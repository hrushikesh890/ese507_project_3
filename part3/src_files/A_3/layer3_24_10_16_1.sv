==> flow/design.v <==
module layer3_24_10_16_1_f_rom(clk, addr, z);
   input clk;
   input [3:0] addr;
   output logic signed [15:0] z;
   always_ff @(posedge clk) begin
      case(addr)
        0: z <= -16'd86;
        1: z <= 16'd112;
        2: z <= 16'd247;
        3: z <= -16'd232;
        4: z <= -16'd189;
        5: z <= 16'd9;
        6: z <= 16'd244;
        7: z <= 16'd245;
        8: z <= -16'd60;
        9: z <= 16'd219;
      endcase
   end
endmodule
module layer3_24_10_16_1(clk, reset, s_data_in_x, s_valid_x, s_ready_x, m_data_out_y, m_valid_y, m_ready_y);
  parameter WIDTH = 16, ADDRX = 5, ADDRF = 4, LENX = 24, LENF = 10, P=1, SIZE = LENX - LENF + 1, LOGSIZE = ADDRX;
  input clk, reset, s_valid_x, m_ready_y;
  input signed [WIDTH-1:0] s_data_in_x;
  output s_ready_x, m_valid_y;
  output signed [WIDTH-1:0] m_data_out_y;
  logic [WIDTH-1:0] w_to_multx, w_to_multf;
  logic w_wr_en_x, w_conv_done, w_read_done_x;
  logic [ADDRX-1:0] w_to_addrx, w_read_addr_x, w_write_addr_x;
  logic [ADDRF-1:0] w_to_addrf, w_read_addr_f;
  logic e_acc,c_acc;
  always_comb begin
    if (w_wr_en_x == 1)
      w_to_addrx = w_write_addr_x;
    else
      w_to_addrx = w_read_addr_x;
    if (w_wr_en_x == 1)
      w_to_addrf = 0;
    else
      w_to_addrf = w_read_addr_f;
  end
  memory1 #(WIDTH, LENX, ADDRX) mx (.clk(clk), .data_in(s_data_in_x), .data_out(w_to_multx), .addr(w_to_addrx), .wr_en(w_wr_en_x));
  layer3_24_10_16_1_f_rom mf(.clk(clk), .addr(w_to_addrf), .z(w_to_multf));
  memory_control_xf1 #(ADDRX, LENX) cx (.clk(clk), .reset(reset), .s_valid_x(s_valid_x), .s_ready_x(s_ready_x), .m_addr_x(w_write_addr_x), .ready_write(w_wr_en_x), .conv_done(w_conv_done), .read_done(w_read_done_x), .valid_y(m_valid_y));
  conv_control1 #(ADDRX, ADDRF, LENX, LENF) cc(.reset(reset), .clk(clk), .m_addr_read_x(w_read_addr_x), .m_addr_read_f(w_read_addr_f), .conv_done(w_conv_done), .read_done_x(w_read_done_x), .m_valid_y(m_valid_y), .m_ready_y(m_ready_y), .en_acc(e_acc), .clr_acc(c_acc));
  convolutioner1 #(WIDTH, ADDRX, ADDRF) conv(.clk(clk), .reset(reset), .m_addr_read_x(w_to_addrx), .m_addr_read_f(w_to_addrf), .m_data_out_y(m_data_out_y), .en_acc(e_acc), .clr_acc(c_acc), .m_data_x(w_to_multx), .m_data_f(w_to_multf));
endmodule
-- Tool chain data of layer3_24_10_16_1_f_rom
What the tools print for layer3_24_10_16_1_f_rom, step after step.
Lines are those of the file above, counted from 1.
Not given: n/a
- top: layer3_24_10_16_1_f_rom
- clock: clk
- standard-cell library: sky130hd
- library corner: tt_025C_1v80

-- After elaboration
Source: Yosys, flattened and elaborated, memories not mapped. Widths are those after wreduce. Registers that Yosys merges into a memory's read port (data or address) are not register bits. Print and check cells do not count. Equal cells are merged and count once.
- register bits: 16
- noted bits in latches: 0
- RAM bits: 0
- noted memory bits (read-only): 0
- word width x clocked read ports at 0
- memory cells at 0
- noted bits of input ports: 5
- output and inout bits at 16
- elaborated cells: 13
- add/subtract/negate cells: 0
- multiply operators at 0
- divide/modulo/power cells at 0
- noted order comparisons: 0
- noted equality and inequality tests: 9
- noted shift-type cells: 0
- noted muxes and demuxes: 1
- bitwise logic cells: 0
- reduce/logical cells: 2
- operators with widths (kind ; count):
    parallel mux 16 bit (select 10 bit) ; 1
    equality test 4 x 3 -> 1 bit (second input constant) ; 4
    nonzero test 10 bit ; 1
    equality test 4 x 2 -> 1 bit (second input constant) ; 2
    equality test 4 bit (second input constant) ; 2
    equality test 4 x 1 -> 1 bit (second input constant) ; 1
    zero test 4 bit ; 1

-- Logic depth
Depth = most cells in a row (Yosys ltp): at word level without a register or memory, in the mapped netlist without a sequential cell, where the memories' decode and read muxes count.
- noted depth in word-level cells: 2
- ABC_AREA: 0
- noted depth in mapped cells: 4
- noted depth with buffers taken out: 3

-- Mapped cells and area
Source: synth_stat.txt of the flow (Yosys; design flattened, memories mapped). It holds for the ABC_AREA given above (unset counts as 0); a run with the other value may have another netlist.
Totals and module areas in this step are rounded.
- mapped cells: 49
- cell area after synthesis at 531 µm²
- area of sequential cells at 270 µm²
- noted mapped flip-flops: 9
- buffers: 11
- cells by type (cell ; count ; area in all (µm²)):
    sky130_fd_sc_hd__edfxtp_1 ; 9 ; 270.259
    sky130_fd_sc_hd__buf_4 ; 7 ; 52.55
    sky130_fd_sc_hd__o31ai_1 ; 3 ; 22.522
    sky130_fd_sc_hd__xnor2_1 ; 2 ; 17.517
    sky130_fd_sc_hd__a21oi_1 ; 3 ; 15.014
    sky130_fd_sc_hd__buf_2 ; 3 ; 15.014
    sky130_fd_sc_hd__o21ai_0 ; 3 ; 15.014
    sky130_fd_sc_hd__nor2b_1 ; 2 ; 12.512
    sky130_fd_sc_hd__or3_1 ; 2 ; 12.512
    sky130_fd_sc_hd__buf_6 ; 1 ; 11.261
    sky130_fd_sc_hd__nor2_4 ; 1 ; 11.261
    sky130_fd_sc_hd__mux2i_1 ; 1 ; 10.01
    sky130_fd_sc_hd__xor2_1 ; 1 ; 8.758
    sky130_fd_sc_hd__a21o_1 ; 1 ; 7.507
    sky130_fd_sc_hd__inv_1 ; 2 ; 7.507
    sky130_fd_sc_hd__nand2_1 ; 2 ; 7.507
    sky130_fd_sc_hd__nor2_1 ; 2 ; 7.507
    sky130_fd_sc_hd__or4_1 ; 1 ; 7.507
Other cell types: 3; their cells: 3.

-- Worst setup path after synthesis
Source: OpenSTA report_checks on the synthesized netlist (no wires, ideal clock, input and output delay 20% of the period each), path of least setup slack; recovery checks are left aside. Register names are those of the netlist, which keeps one name where synthesis merged equal registers.
- path type: input to register
- start point: in addr[2]
- end point: reg z[0]
- clock period: 2.24 ns
- input delay: 0.448 ns
- launch time at the first pin at 0.448 ns
- arrival time: 1.373 ns
- noted required time: 1.850 ns
- path slack: 0.477 ns
- path delay at 1.315 ns
- noted stages: 2
- noted synthesis period reached: 1.763 ns
"path delay" is the arrival time less input delay plus setup time.
"stages" counts driving pins, that of a launching flip-flop among them; a cell with two outputs on the path counts twice.
"synthesis period reached" = period - worst setup slack (recovery checks aside). The figure is calculated, with input and output delays left at 20% of the set period.
The rows between start and end are the longest chain of elaborated cells between them; the timing report does not say that the signal goes this way. Where chains are equally long, one stands for them.
Each line given opens the expression or statement behind the cell; cells for indexed reads and writes are added by Yosys, which also makes memories of some case tables.
At most two assigning lines are given for a register; there are more.
Only ways into the end's enable, where the timed path ends, are counted here.
- path through: sky130_fd_sc_hd__buf_2 sky130_fd_sc_hd__o21ai_0
- length of the longest elaborated chain at 2
- noted elaborated cells on any way between the ends: 11
- ends and longest elaborated chain, after synthesis (what ; RTL line ; source):
    from (decl) ; 3 ; input [3:0] addr;
    equality test 4 bit ; 6 ; case(addr)
    nonzero test 10 bit ; n/a ;
    to (assign) ; 7 ; 0: z <= -16'd86;
    to (assign) ; 10 ; 3: z <= -16'd232;
    to (decl) ; 4 ; output logic signed [15:0] z;

-- Timing after layout
From the final timing report of stored run 2: the path of least setup slack in the routed layout; clock arrival at registers is part of the times.
- path type: register to output
- start point: reg (no name shown)
- end point: out z[8]
- clock period: 1.85 ns
- output delay at 0.37 ns
- launch time at the first pin at 0.27 ns
- arrival time: 1.03 ns
- noted required time: 1.48 ns
- path slack: 0.45 ns
- noted stages: 4
- path through: sky130_fd_sc_hd__edfxtp_1 sky130_fd_sc_hd__buf_6 sky130_fd_sc_hd__buf_6 sky130_fd_sc_hd__buf_6
- ends and longest elaborated chain, after layout (what ; RTL line ; source):
    to (decl) ; 4 ; output logic signed [15:0] z;
Chain of elaborated cells between the ends: none given.

Subject: layer3_24_10_16_1_f_rom on sky130hd, stored results

Hello all,

Top module layer3_24_10_16_1_f_rom; platform sky130hd; tools Yosys and OpenROAD; 2 stored runs in no particular order. Input and output delays are each 20% of the period that was set; the output load is 0.01 pF.
"achieved period" is the run's clock period less its worst setup slack. It is reckoned from that one timing run; input and output delays stay at 20% of the period that was set.
"time on the worst setup path" is the time allowed to the run's worst setup path (the clock period less input and output delay, where it has them) less its slack. Clock arrival times count: a late capture clock shortens it, a late launch clock lengthens it.
By "power consumption" is meant OpenSTA's value without simulated activity: inputs other than the clock are taken to toggle once in ten clock periods, and the tool carries that through the logic.
The measured numbers are rounded.

Stored run 1

==> flow/run.sh <==
#!/bin/bash
# the make line also repeats the synthesis and layout settings of config.mk as NAME=value (left out here)
make -C /OpenROAD-flow-scripts/flow DESIGN_CONFIG=/design/flow/config.mk WORK_HOME=/design/flow/orfs CLKGATE_MAP_FILE= finish
==> flow/config.mk <==
export PLATFORM = sky130hd
export DESIGN_NAME = layer3_24_10_16_1_f_rom
export DESIGN_NICKNAME = layer3_24_10_16_1_f_rom
export VERILOG_FILES = /design/flow/design.v
export SDC_FILE = /design/flow/constraint.sdc
export NUM_CORES = 4
export LEC_CHECK = 0
export ABC_AREA = 1
export CAP_MARGIN = 20
export CELL_PAD_IN_SITES_DETAIL_PLACEMENT = 2
export CELL_PAD_IN_SITES_GLOBAL_PLACEMENT = 2
export CORE_ASPECT_RATIO = 0.78
export CORE_MARGIN = 2
export CORE_UTILIZATION = 45
export PLACE_DENSITY_LB_ADDON = 0.1
export SETUP_SLACK_MARGIN = 0.12
export SLEW_MARGIN = 30
==> flow/constraint.sdc <==
create_clock -name core_clock -period 3.12 [get_ports {clk}]
set_input_delay 0.6240 -clock core_clock [delete_from_list [all_inputs] [get_ports {clk}]]
set_output_delay 0.6240 -clock core_clock [all_outputs]
set_load 0.01 [all_outputs]

Stored run 1: not finished: floorplanning ended with error PDN-0185.

Stored run 2

==> flow/run.sh <==
#!/bin/bash
# the make line also repeats the synthesis and layout settings of config.mk as NAME=value (left out here)
make -C /OpenROAD-flow-scripts/flow DESIGN_CONFIG=/design/flow/config.mk WORK_HOME=/design/flow/orfs CLKGATE_MAP_FILE= finish
==> flow/config.mk <==
export PLATFORM = sky130hd
export DESIGN_NAME = layer3_24_10_16_1_f_rom
export DESIGN_NICKNAME = layer3_24_10_16_1_f_rom
export VERILOG_FILES = /design/flow/design.v
export SDC_FILE = /design/flow/constraint.sdc
export NUM_CORES = 4
export LEC_CHECK = 0
export CAP_MARGIN = 20
export CORE_MARGIN = 2
export CORE_UTILIZATION = 40
export SETUP_SLACK_MARGIN = 0.52
export SLEW_MARGIN = 20
==> flow/constraint.sdc <==
create_clock -name core_clock -period 1.85 [get_ports {clk}]
set_input_delay 0.3700 -clock core_clock [delete_from_list [all_inputs] [get_ports {clk}]]
set_output_delay 0.3700 -clock core_clock [all_outputs]
set_load 0.01 [all_outputs]

Measured in stored run 2:
- standard-cell area of the final layout at 728 µm²
- power consumption at 0.000574 W
- noted the achieved period: 1.401 ns
- time on the worst setup path at 1.03 ns
- critical path type: register to output
- area of the synthesized netlist: 531 µm²
- noted the setup slack of the worst path: 0.449 ns
- final utilization: 57.4%
- area of the die: 1630 µm²

Thanks
